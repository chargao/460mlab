==> flow/design.v <==
 module BCD_4digit_adder(BCD_Xin,BCD_Yin,BCD_out,Cout);
   input [15:0] BCD_Xin,BCD_Yin;
   output [15:0] BCD_out;
   output Cout;
   wire [4:0] s1,s2,s3,s4;
   wire c1,c2,c3;
   assign s1 = BCD_Xin[3:0] + BCD_Yin[3:0];
   assign BCD_out[3:0] = (s1 > 9) ? s1[3:0] + 6 : s1[3:0];
   assign c1 = (s1 > 9) ? 1'b1 : 1'b0;
   assign s2 = BCD_Xin[7:4] + BCD_Yin[7:4] + c1;
   assign BCD_out[7:4] = (s2 > 9) ? s2[3:0] + 6 : s2[3:0];
   assign c2 = (s2 > 9) ? 1'b1 : 1'b0;
   assign s3 = BCD_Xin[11:8] + BCD_Yin[11:8] + c2;
   assign BCD_out[11:8] = (s3 > 9) ? s3[3:0] + 6 : s3[3:0];
   assign c3 = (s3 > 9) ? 1'b1 : 1'b0;
   assign s4 = BCD_Xin[15:12] + BCD_Yin[15:12] + c3;
   assign BCD_out[15:12] = (s4 > 9) ? s4[3:0] + 6 : s4[3:0];
   assign Cout = (s4 > 9) ? 1'b1 : 1'b0;
 endmodule
module Controller (clk,btnU,btnL,btnR,btnD,Sw0,Sw1,BCD_out);
  input clk,btnU,btnD,btnL,btnR,Sw0,Sw1;  
  output reg [15:0] BCD_out;   
  reg [27:0] counter;
  wire [15:0] BCD_in;
  wire [15:0] BCD_out30,BCD_out120,BCD_out180,BCD_out300;
  wire Cout30,Cout120,Cout180,Cout300;
  initial
begin
    BCD_out <= 16'h0000;
end
always @(posedge clk)
begin
    if(counter == 28'd100000000) begin counter <= 1; end
    else begin counter <= counter + 1; end  
    if(btnU) begin
        if (Cout30) begin BCD_out <= 16'h9999; end
        else begin BCD_out <= BCD_out30; end      
    end
    else if(btnL) begin
        if(Cout120) BCD_out <= 16'h9999;
        else BCD_out <= BCD_out120;
    end
    else if(btnR) begin
        if(Cout180) BCD_out <= 16'h9999;
        else BCD_out <= BCD_out180;
    end
    else if(btnD) begin
        if(Cout300) BCD_out <= 16'h9999;
        else BCD_out <= BCD_out300;
    end
    else if(Sw0) BCD_out <= 16'h0015;
    else if(Sw1) BCD_out <= 16'h0185;
    else if(BCD_in != 16'h9999) begin
        if (counter == 1) begin BCD_out <= BCD_in; end
    end
end 
Decrementer Dec1 (BCD_out, BCD_in);
BCD_4digit_adder BCD1(BCD_out,16'h0030,BCD_out30,Cout30);
BCD_4digit_adder BCD2(BCD_out,16'h0120,BCD_out120,Cout120);
BCD_4digit_adder BCD3(BCD_out,16'h0180,BCD_out180,Cout180);
BCD_4digit_adder BCD4(BCD_out,16'h0300,BCD_out300,Cout300);
endmodule
module Decrementer(BCD_in, BCD_to_adder);
   input [15:0] BCD_in;
   output [15:0] BCD_to_adder;
   wire [3:0] s1,s2,s3,s4;
   wire c1,c2,c3;
   assign s1 = (BCD_in[3:0] == 0) ? 4'd9 : BCD_in[3:0] - 1;
   assign c1 = (BCD_in[3:0] == 0) ? 1'b1 : 1'b0;
   assign s2 = ((BCD_in[7:4] == 0) && (c1 == 1)) ? 4'd9 : BCD_in[7:4] - c1;
   assign c2 = ((BCD_in[7:4] == 0) && (c1 == 1)) ? 1'b1 : 1'b0;
   assign s3 = ((BCD_in[11:8] == 0) && (c2 == 1)) ? 4'd9 : BCD_in[11:8] - c2;
   assign c3 = ((BCD_in[11:8] == 0) && (c2 == 1)) ? 1'b1 : 1'b0;
   assign s4 = ((BCD_in[15:12] == 0) && (c3 == 1)) ? 4'd9 : BCD_in[15:12] - c3;
   assign BCD_to_adder = {s4,s3,s2,s1};
 endmodule
* Tool chain data of Controller
The steps from the RTL of Controller to its reports follow in flow order. Line numbers count from 1 in the design file above. Operators: Yosys type, input widths -> output width; for muxes data width and select width s. The mark n/a stands for no value.
Design: top module Controller, clock clk, standard-cell library sky130hd, corner tt_025C_1v80

* Word level
Yosys after proc, flatten, opt, wreduce and memory -nomap, before mapping. Memory bits, and registers merged into a memory's read port (data or address), are not among the register bits. Print and check cells are not counted. Equal cells are merged and count once.
Word-level totals: bits in registers 44, input bits 7, output and inout port bits 16, word-level cells 108
Cells by class: add/sub/neg operators 35, magnitude comparators 13, eq/ne operators 3, multiplexer cells 45, reduce/logical cells 10
Operator list (number):
- $mux 16 | 12
- $mux 4 | 17
- $gt 5x4->1 const B | 12
- $add 4x3->4 const B | 13
- $add 4x1->5 | 6
- $add 5x1->5 | 6
- $add 28x1->28 const B | 1
- $eq 28x1->1 const B | 1
- $eq 28x27->1 const B | 1
- $ne 16x16->1 const B | 1
- $logic_not 4->1 | 4
- $mux 1 | 16
- $add 4x2->5 const B | 3
- $reduce_bool 7->1 | 2
- $sub 4x1->4 | 3
- $add 4x1->5 const B | 1
- $add 4x4->5 const B | 1
- $sub 4x1->4 const B | 1
- $gt 4x4->1 const B | 1
- $logic_and 1x1->1 | 3
- $reduce_and 2->1 | 1

* Logic depth
Longest topological path by Yosys (ltp), each cell counted once; first at word level (registers and memories cut), then after technology mapping (sequential cells cut; the memories' decode and read muxes count).
Depth: depth after elaboration 16, ABC_AREA 0, depth in mapped cells 26, mapped depth without buffers 24

* Synthesis result
Yosys stat after the flow's synthesis: flattened, memories mapped to cells. It holds for the ABC_AREA given above (unset counts as 0); a run with the other value may have another netlist. Totals and module areas in this step are rounded.
Mapped netlist: cell count 601, chip area (Yosys) 0.0048 mm², area of sequential cells 0.00104 mm², mapped flip-flops 44, buffer cells 31
Cells by type:
- sky130_fd_sc_hd__dfxtp_1 | number 28, total area 560.538 µm²
- sky130_fd_sc_hd__ha_1 | number 44, total area 550.528 µm²
- sky130_fd_sc_hd__edfxtp_1 | number 16, total area 480.461 µm²
- sky130_fd_sc_hd__xnor2_1 | number 40, total area 350.336 µm²
- sky130_fd_sc_hd__nand2_1 | number 46, total area 172.666 µm²
- sky130_fd_sc_hd__o21ai_0 | number 33, total area 165.158 µm²
- sky130_fd_sc_hd__nand3_1 | number 31, total area 155.149 µm²
- sky130_fd_sc_hd__nor2_1 | number 40, total area 150.144 µm²
- sky130_fd_sc_hd__a21oi_1 | number 29, total area 145.139 µm²
- sky130_fd_sc_hd__inv_1 | number 35, total area 131.376 µm²
- sky130_fd_sc_hd__xor2_1 | number 14, total area 122.618 µm²
- sky130_fd_sc_hd__nand2b_1 | number 16, total area 100.096 µm²
- sky130_fd_sc_hd__and3_1 | number 15, total area 93.84 µm²
- sky130_fd_sc_hd__nand4_1 | number 11, total area 68.816 µm²
- sky130_fd_sc_hd__a31oi_1 | number 10, total area 62.56 µm²
- sky130_fd_sc_hd__buf_2 | number 12, total area 60.058 µm²
- sky130_fd_sc_hd__clkbuf_1 | number 16, total area 60.058 µm²
- sky130_fd_sc_hd__nor3_1 | number 12, total area 60.058 µm²
Other cell types: 66; their cells: 153. The figures by module come from a second, unflattened synthesis with its own total; it is not the netlist above.
Second synthesis, totals: cells (unflattened synthesis) 750, area total of the unflattened synthesis 0.00646 mm²
Rows give one instance, submodules left out.
Modules:
- BCD_4digit_adder | times used 4, cells 109, area 0.000928 mm², sequential area 0 mm²
- Controller | times used 1, cells 259, area 0.00239 mm², sequential area 0.00104 mm²
- Decrementer | times used 1, cells 55, area 0.000365 mm², sequential area 0 mm²

* Path before layout
Source: OpenSTA report_checks on the synthesized netlist (no wires, ideal clock, input and output delay 20% of the period each), path of least setup slack; recovery checks are left aside. Register names are those of the netlist, which keeps one name where synthesis merged equal registers.
Timing path post-synthesis: path type flip-flop to flip-flop, start register BCD_out[3], end register BCD_out[1], period 7860 ps, setup time 261 ps, data arrival time 4989 ps, data required time 7599 ps, slack 2610 ps, delay of the path 5250 ps, stages on the path 25, synthesis period reached 5250 ps
"delay of the path" = arrival - input delay + setup time. "stages on the path" counts driving pins, that of a launching flip-flop among them; a cell with two outputs on the path counts twice. "synthesis period reached" is the clock period less the worst setup slack; recovery checks do not enter. This is arithmetic on one report: input and output delays are still those of the set period (20% each). Between the ends stands the longest chain of elaborated cells between them, by number of cells; it is not shown to be the way that was timed. Of several equally long chains one is given. A line is the first line of the expression or statement that the cell stems from. Yosys adds cells for indexed reads and writes and turns some case tables into memories. A register here has more assigning lines than the two given. The path ends at the data pin of a flip-flop with enable; ways to the enable are not counted.
Between the ends, post-synthesis: cells stage by stage sky130_fd_sc_hd__edfxtp_1 > sky130_fd_sc_hd__clkbuf_1 > sky130_fd_sc_hd__o21ai_0 > sky130_fd_sc_hd__inv_1 > sky130_fd_sc_hd__ha_1 > sky130_fd_sc_hd__inv_1 > sky130_fd_sc_hd__ha_1 > sky130_fd_sc_hd__buf_2 > sky130_fd_sc_hd__inv_2 > sky130_fd_sc_hd__o22ai_1 > sky130_fd_sc_hd__a221oi_2 > sky130_fd_sc_hd__ha_1 > sky130_fd_sc_hd__ha_1 > sky130_fd_sc_hd__clkbuf_1 > sky130_fd_sc_hd__and4b_1 > sky130_fd_sc_hd__a22o_1 > sky130_fd_sc_hd__a21o_1 > sky130_fd_sc_hd__ha_1 > sky130_fd_sc_hd__ha_1 > sky130_fd_sc_hd__nor2b_1 > sky130_fd_sc_hd__a311o_1 > sky130_fd_sc_hd__o21ba_2 > sky130_fd_sc_hd__o31ai_1 > sky130_fd_sc_hd__a21oi_1 > sky130_fd_sc_hd__o32a_1, length of the longest elaborated chain 16, elaborated cells on any way between the ends 67
Ends and longest elaborated chain, post-synthesis:
- start, declared | line 22 | output reg [15:0] BCD_out;
- start, assigned | line 37 | else begin BCD_out <= BCD_out30; end
- start, assigned | line 41 | else BCD_out <= BCD_out120;
- $gt 4x4->1 | line 9 | assign c1 = (s1 > 9) ? 1'b1 : 1'b0;
- $mux 1 | line 9
- $add 4x1->5 | line 10 | assign s2 = BCD_Xin[7:4] + BCD_Yin[7:4] + c1;
- $gt 5x4->1 | line 12 | assign c2 = (s2 > 9) ? 1'b1 : 1'b0;
- $mux 1 | line 12
- $add 5x1->5 | line 13 | assign s3 = BCD_Xin[11:8] + BCD_Yin[11:8] + c2;
- $gt 5x4->1 | line 15 | assign c3 = (s3 > 9) ? 1'b1 : 1'b0;
- [... 2 more ...]
- $gt 5x4->1 | line 18 | assign Cout = (s4 > 9) ? 1'b1 : 1'b0;
- $mux 1 | line 18
- $mux 16 | line 48 | if(Cout300) BCD_out <= 16'h9999;
- $mux 16 | line 47 | else if(btnD) begin
- $mux 16 | line 43 | else if(btnR) begin
- $mux 16 | line 39 | else if(btnL) begin
- $mux 16 | line 35 | if(btnU) begin
- end, assigned | line 37
- end, assigned | line 41
- end, declared | line 22

* Worst path after layout
Path of least setup slack in the final report of stored run 1 (OpenROAD, finished layout, wires in). Where an end is a register, its clock arrival counts in the times. The path's times are printed in steps of 10 ps; the period is the one set.
Timing path post-layout: path type flip-flop to flip-flop, start register BCD_out[1], end register BCD_out[1], period 8150 ps, setup time 250 ps, data arrival time 6040 ps, data required time 8200 ps, slack 2160 ps, stages on the path 24
Between the ends stands the longest chain of elaborated cells between them, by number of cells; it is not shown to be the way that was timed. Of several equally long chains one is given. A register here has more assigning lines than the two given. The path ends at the data pin of a flip-flop with enable; ways to the enable are not counted.
Between the ends, post-layout: cells stage by stage sky130_fd_sc_hd__edfxtp_1 > sky130_fd_sc_hd__o21ai_0 > sky130_fd_sc_hd__ha_1 > sky130_fd_sc_hd__ha_1 > sky130_fd_sc_hd__xor2_1 > sky130_fd_sc_hd__ha_1 > sky130_fd_sc_hd__a32oi_1 > sky130_fd_sc_hd__o21ai_0 > sky130_fd_sc_hd__nand2_1 > sky130_fd_sc_hd__ha_1 > sky130_fd_sc_hd__ha_1 > sky130_fd_sc_hd__xnor2_1 > sky130_fd_sc_hd__ha_1 > sky130_fd_sc_hd__a21boi_0 > sky130_fd_sc_hd__o31a_1 > sky130_fd_sc_hd__inv_1 > sky130_fd_sc_hd__ha_1 > sky130_fd_sc_hd__ha_1 > sky130_fd_sc_hd__nand3b_1 > sky130_fd_sc_hd__xnor2_1 > sky130_fd_sc_hd__nand2_1 > sky130_fd_sc_hd__nand3_1 > sky130_fd_sc_hd__a21oi_1 > sky130_fd_sc_hd__o32a_1, length of the longest elaborated chain 16, elaborated cells on any way between the ends 68
Ends and longest elaborated chain, post-layout:
- start, declared | line 22 | output reg [15:0] BCD_out;
- start, assigned | line 37 | else begin BCD_out <= BCD_out30; end
- start, assigned | line 41 | else BCD_out <= BCD_out120;
- $gt 4x4->1 | line 9 | assign c1 = (s1 > 9) ? 1'b1 : 1'b0;
- $mux 1 | line 9
- $add 4x1->5 | line 10 | assign s2 = BCD_Xin[7:4] + BCD_Yin[7:4] + c1;
- $gt 5x4->1 | line 12 | assign c2 = (s2 > 9) ? 1'b1 : 1'b0;
- $mux 1 | line 12
- $add 5x1->5 | line 13 | assign s3 = BCD_Xin[11:8] + BCD_Yin[11:8] + c2;
- $gt 5x4->1 | line 15 | assign c3 = (s3 > 9) ? 1'b1 : 1'b0;
- [... 2 more ...]
- $gt 5x4->1 | line 18 | assign Cout = (s4 > 9) ? 1'b1 : 1'b0;
- $mux 1 | line 18
- $mux 16 | line 48 | if(Cout300) BCD_out <= 16'h9999;
- $mux 16 | line 47 | else if(btnD) begin
- $mux 16 | line 43 | else if(btnR) begin
- $mux 16 | line 39 | else if(btnL) begin
- $mux 16 | line 35 | if(btnU) begin
- end, assigned | line 37
- end, assigned | line 41
- end, declared | line 22

Data sheet: physical implementation of Controller

Controller through Yosys and OpenROAD on sky130hd: 2 stored runs, unordered, with their settings and measured results. The constraints put input and output delay at 20% of the set period each and load the outputs with 0.01 pF.
"achieved clock period" is the run's clock period less its worst setup slack. It is reckoned from that one timing run; input and output delays stay at 20% of the period that was set.
"allowed time less slack (worst setup path)" means the part of the period allowed to the worst setup path (the constraints hold back 20% at inputs and 20% at outputs) less its slack; where the path has registers, the arrival times of their clocks count too.
By "power consumption" is meant OpenSTA's value without simulated activity: inputs other than the clock are taken to toggle once in ten clock periods, and the tool carries that through the logic.
"allowed time less slack (worst setup path)" is known to 10 ps.
The results are shown rounded.

[stored run 1] flow files
==> flow/run.sh <==
#!/bin/bash
# the make line also repeats the synthesis and layout settings of config.mk as NAME=value (left out here)
make -C /OpenROAD-flow-scripts/flow DESIGN_CONFIG=/design/flow/config.mk WORK_HOME=/design/flow/orfs CLKGATE_MAP_FILE= finish
==> flow/config.mk <==
export PLATFORM = sky130hd
export DESIGN_NAME = Controller
export DESIGN_NICKNAME = Controller
export VERILOG_FILES = /design/flow/design.v
export SDC_FILE = /design/flow/constraint.sdc
export NUM_CORES = 4
export LEC_CHECK = 0
export CAP_MARGIN = 20
export CORE_ASPECT_RATIO = 1.57
export CORE_MARGIN = 2
export CORE_UTILIZATION = 64
export CTS_CLUSTER_DIAMETER = 87
export CTS_CLUSTER_SIZE = 86
export PLACE_DENSITY_LB_ADDON = 0.06
export SLEW_MARGIN = 20
export TNS_END_PERCENT = 5
==> flow/constraint.sdc <==
create_clock -name core_clock -period 8.15 [get_ports {clk}]
set_input_delay 1.6300 -clock core_clock [delete_from_list [all_inputs] [get_ports {clk}]]
set_output_delay 1.6300 -clock core_clock [all_outputs]
set_load 0.01 [all_outputs]

[stored run 1] result: area of the synthesized netlist 0.0048 mm²; area inside the die boundary 0.00823 mm²; area of the standard cells in the finished layout 0.00516 mm²; utilization of the finished layout 0.71; setup slack of the critical path 2160 ps; post-route setup TNS 0 ps; lowest hold slack 479 ps; power consumption 2280 uW; achieved clock period 5987 ps; allowed time less slack (worst setup path) 5990 ps; critical path type flip-flop to flip-flop

[stored run 2] flow files
==> flow/run.sh <==
#!/bin/bash
# the make line also repeats the synthesis and layout settings of config.mk as NAME=value (left out here)
make -C /OpenROAD-flow-scripts/flow DESIGN_CONFIG=/design/flow/config.mk WORK_HOME=/design/flow/orfs CLKGATE_MAP_FILE= finish
==> flow/config.mk <==
export PLATFORM = sky130hd
export DESIGN_NAME = Controller
export DESIGN_NICKNAME = Controller
export VERILOG_FILES = /design/flow/design.v
export SDC_FILE = /design/flow/constraint.sdc
export NUM_CORES = 4
export LEC_CHECK = 0
export CAP_MARGIN = 40
export CELL_PAD_IN_SITES_DETAIL_PLACEMENT = 0
export CELL_PAD_IN_SITES_GLOBAL_PLACEMENT = 1
export CORE_ASPECT_RATIO = 0.95
export CORE_MARGIN = 7
export CORE_UTILIZATION = 25
export GPL_ROUTABILITY_DRIVEN = 0
export PLACE_DENSITY = 0.77
export SETUP_SLACK_MARGIN = 0.41
export SLEW_MARGIN = 20
==> flow/constraint.sdc <==
create_clock -name core_clock -period 4.48 [get_ports {clk}]
set_input_delay 0.8960 -clock core_clock [delete_from_list [all_inputs] [get_ports {clk}]]
set_output_delay 0.8960 -clock core_clock [all_outputs]
set_load 0.01 [all_outputs]

[stored run 2] result: area of the synthesized netlist 0.0048 mm²; area inside the die boundary 0.0233 mm²; area of the standard cells in the finished layout 0.00671 mm²; utilization of the finished layout 0.355; setup slack of the critical path 94 ps; post-route setup TNS 0 ps; lowest hold slack 464 ps; power consumption 5990 uW; achieved clock period 4386 ps; allowed time less slack (worst setup path) 4390 ps; critical path type flip-flop to flip-flop
